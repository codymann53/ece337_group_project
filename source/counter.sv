==> flow/design.v <==
module counter (
	input wire clk, 
	input wire n_rst, 
	input wire cnt_up, 
	input wire clear, 
	output reg one_k_samples
); 
reg [9:0] count; 
reg [9:0] rollover_value;
assign rollover_value = 10'd1000; 
flex_counter #(.NUM_CNT_BITS(10) )  CNT( .clk(clk), .n_rst(n_rst),
                            .clear(clear), 
                            .count_enable(cnt_up), 
                            .rollover_val(rollover_value),
                            .rollover_flag(one_k_samples), 
							.count_out(count) ); 
endmodule  
module flex_counter
#(
	parameter NUM_CNT_BITS = 4
)
(
	input wire clk,  
	input wire n_rst,  
	input wire clear,  
	input wire count_enable,  
	input wire [(NUM_CNT_BITS - 1):0] rollover_val,  
	output reg [(NUM_CNT_BITS - 1):0] count_out,  
	output reg rollover_flag
);
reg [(NUM_CNT_BITS - 1):0] next_count;
reg next_rollover;
always_comb
begin: NEXT_LOGIC
	next_count = count_out;
	if ( clear == 1'b1) begin 
		next_count = 0; 
	end 
	else if ( count_enable == 1'b1 ) begin 
		if ( count_out == rollover_val) begin 
			next_count = 'd1; 
		end
		else begin 
			next_count = count_out + 1; 
		end 
	end 
	else if ( count_enable == 1'b0) begin 
			next_count = count_out;
	end
end
always_comb
begin: ROLLOVER_NEXT_LOGIC
	next_rollover = 1'b0;
	if ( clear == 1'b1) begin 
		next_rollover = 1'b0; 
	end 
	else if ( count_enable == 1'b1) begin 
		if ( count_out == (rollover_val - 1) ) begin 
			next_rollover = 1'b1; 
		end
	end 
	else if ( count_enable == 1'b0) begin 
		if ( count_out == (rollover_val) ) begin 
			next_rollover = 1'b1; 
		end 
	end 
end 
always_ff @ (posedge clk, negedge n_rst)
begin: ROLLOVER_REG_LOGIC
	if (1'b0 == n_rst ) begin
		rollover_flag <= 0;
	end
	else begin
		rollover_flag <= next_rollover;
	end
end
always_ff @ (posedge clk, negedge n_rst)
begin: COUNT_REG_LOGIC
	if (1'b0 == n_rst ) begin
		count_out <= 0;
	end
	else begin
		count_out <= next_count;
	end
end
endmodule
# Reports on counter
# What the tools print for counter, step after step.
# Lines are those of the file above, counted from 1.
# Operators carry their Yosys type and port widths (W data, S select, Z words).
# Cell names lack the library's common part.
# Not given: n/a
# inputs
design	counter
clk_port	clk
library	sky130hd
lib_corner	tt_025C_1v80

# Word-level counts
# Yosys after proc, flatten, opt, wreduce and memory -nomap, before mapping. Memory bits, and registers merged into a memory's read port (data or address), are not among the register bits. Print and check cells are not counted. Equal cells are merged and count once.
# op_classes
n_addsub	1
mux	7
reduce_and_logical	1
n_eq	2
# ops
operator	count
$mux W10	3
$eq A10 B10 Y1 const B	2
$add A10 B1 Y10 const B	1
$mux W1	4
$reduce_bool A2 Y1	1
# bits
output_inout_bits	1
ff_bits	11
in_bits	4

# Logic depth
# Longest topological path by Yosys (ltp), each cell counted once; first at word level (registers and memories cut), then after technology mapping (sequential cells cut; the memories' decode and read muxes count).
# logic_depth
depth_word	4
ABC_AREA	0
ltp_mapped	5

# Mapped cells and area
# Source: synth_stat.txt of the flow (Yosys; design flattened, memories mapped). It holds for the ABC_AREA given above (unset counts as 0); a run with the other value may have another netlist.
# The area totals of this step are shown rounded.
# synth_totals
ffs	11
mapped_area_um2	681.9
mapped_cells	70
seq_area_um2	275.3
# by_type
cell	count
dfrtp_1	11
a21oi_1	7
nand3b_1	4
o41ai_4	1
inv_1	7
ha_1	2
nand2_1	6
nand4b_1	2
o311ai_0	2
o41ai_1	2
buf_2	3
o2111ai_2	1
o31ai_1	2
or3_1	2
nand3_1	2
o211a_1	1
o21ai_0	2
o311a_1	1
# Other cell types: 11; their cells: 12.
# By module: a second synthesis without flattening, with its own total; a netlist apart from the flattened one above.
# hier_totals
cells_unflattened	111
area_unflattened_um2	948.4
# Each row is one instance without its submodules.
# modules
mod	mod_area_um2	n_cells	mod_seq_area_um2	instances
flex_counter (NUM_CNT_BITS=10)	940.9	109	275.3	1
counter	7.5	2	0.0	1

# Timing after synthesis
# Source: OpenSTA report_checks on the synthesized netlist (no wires, ideal clock, input and output delay 20% of the period each), path of least setup slack; recovery checks are left aside. Register names are those of the netlist, which keeps one name where synthesis merged equal registers.
# synth_path
path_type	register to register
startpoint	register CNT.count_out[0]
endpoint	register CNT.count_out[9]
delay_ns	1.529
driving_pins	6
path_buffers	0
arrival_time_ns	1.388
clock_period_ns	1.77
required_time_ns	1.629
launch_ns	0.000
slack_ns	0.240
synth_period_reached_ns	1.53
# "delay_ns" is the arrival time less input delay plus setup time.
# "driving_pins": output pins that drive a net of the path, with the launching flip-flop's if there is one; two outputs of one cell count as two.
# "synth_period_reached_ns" = period - worst setup slack (recovery checks aside). The figure is calculated, with input and output delays left at 20% of the set period.
# The rows between start and end are the longest chain of elaborated cells between them; the timing report does not say that the signal goes this way. Where chains are equally long, one stands for them.
# A line is the first line of the expression or statement that the cell stems from. Yosys adds cells for indexed reads and writes and turns some case tables into memories.
# synth_via
cell_sequence	dfrtp_1 -> inv_1 -> ha_1 -> nand3b_1 -> o41ai_4 -> o211ai_1
elab_chain_len	4
# synth_rtl
item	line	source
from (decl)	28	output reg [(NUM_CNT_BITS - 1):0] count_out,
from (assign)	80	count_out <= 0;
from (assign)	83	count_out <= next_count;
$add A10 B1 Y10	44	next_count = count_out + 1;
$mux W10	40	if ( count_out == rollover_val) begin
$mux W10	39	else if ( count_enable == 1'b1 ) begin
$mux W10	36	if ( clear == 1'b1) begin
to (assign)	80
to (assign)	83
to (decl)	28

# Timing after layout
# From the final timing report of stored run 1: the path of least setup slack in the routed layout; clock arrival at registers is part of the times.
# layout_path
path_type	register to register
startpoint	register CNT.count_out[0]
endpoint	register CNT.count_out[9]
driving_pins	6
arrival_time_ns	1.94
required_time_ns	3.20
slack_ns	1.26
launch_ns	0.27
path_buffers	0
clock_period_ns	3.07
# The rows between start and end are the longest chain of elaborated cells between them; the timing report does not say that the signal goes this way. Where chains are equally long, one stands for them.
# layout_via
cell_sequence	dfrtp_1 -> inv_1 -> ha_1 -> nand3b_1 -> o41ai_4 -> o211ai_1
elab_chain_len	4
# layout_rtl
item	line	source
from (decl)	28	output reg [(NUM_CNT_BITS - 1):0] count_out,
from (assign)	80	count_out <= 0;
from (assign)	83	count_out <= next_count;
$add A10 B1 Y10	44	next_count = count_out + 1;
$mux W10	40	if ( count_out == rollover_val) begin
$mux W10	39	else if ( count_enable == 1'b1 ) begin
$mux W10	36	if ( clear == 1'b1) begin
to (assign)	80
to (assign)	83
to (decl)	28

# Flow measurements of counter on sky130hd: 2 stored runs with different settings, listed in no order. Input and output delays are each 20% of the period that was set; the output load is 0.01 pF.
# By "achieved_period_ns" is meant the clock period of the run minus its worst setup slack. This is arithmetic on one report: input and output delays are still those of the set period (20% each).
# "worst_path_allowed_less_slack_ns" is the time allowed to the run's worst setup path (the clock period less input and output delay, where it has them) less its slack. Clock arrival times count: a late capture clock shortens it, a late launch clock lengthens it.
# By "design_power_mw" is meant OpenSTA's value without simulated activity: inputs other than the clock are taken to toggle once in ten clock periods, and the tool carries that through the logic.
# The results are shown rounded.
# Settings: n/a = not set for that run.
run name	period_ns	CORE_UTILIZATION	PLACE_DENSITY_LB_ADDON	HOLD_SLACK_MARGIN	CELL_PAD_IN_SITES_DETAIL_PLACEMENT	GPL_TIMING_DRIVEN	CAP_MARGIN	MAX_ROUTING_LAYER	CORE_MARGIN	SLEW_MARGIN	SETUP_SLACK_MARGIN	PLACE_DENSITY	ABC_AREA	CTS_CLUSTER_SIZE	worst_path_allowed_less_slack_ns	worst_setup_path_type	total_die_area_um2	synthesis_area_um2	worst_setup_slack_ns	achieved_period_ns	tns_ns	finalCellArea_um2	design_power_mw
stored run 1	3.07	26	0.03	0.19	0	0	15	met5	2	20	n/a	n/a	n/a	n/a	1.81	register to register	3048	681.9	1.260	1.810	0.000	765.7	0.2732
stored run 2	1.6	30	n/a	-0.08	n/a	n/a	20	met4	8	20	0.27	0.94	0	33	1.47	register to register	4055	681.9	0.125	1.475	0.000	989.7	0.5631
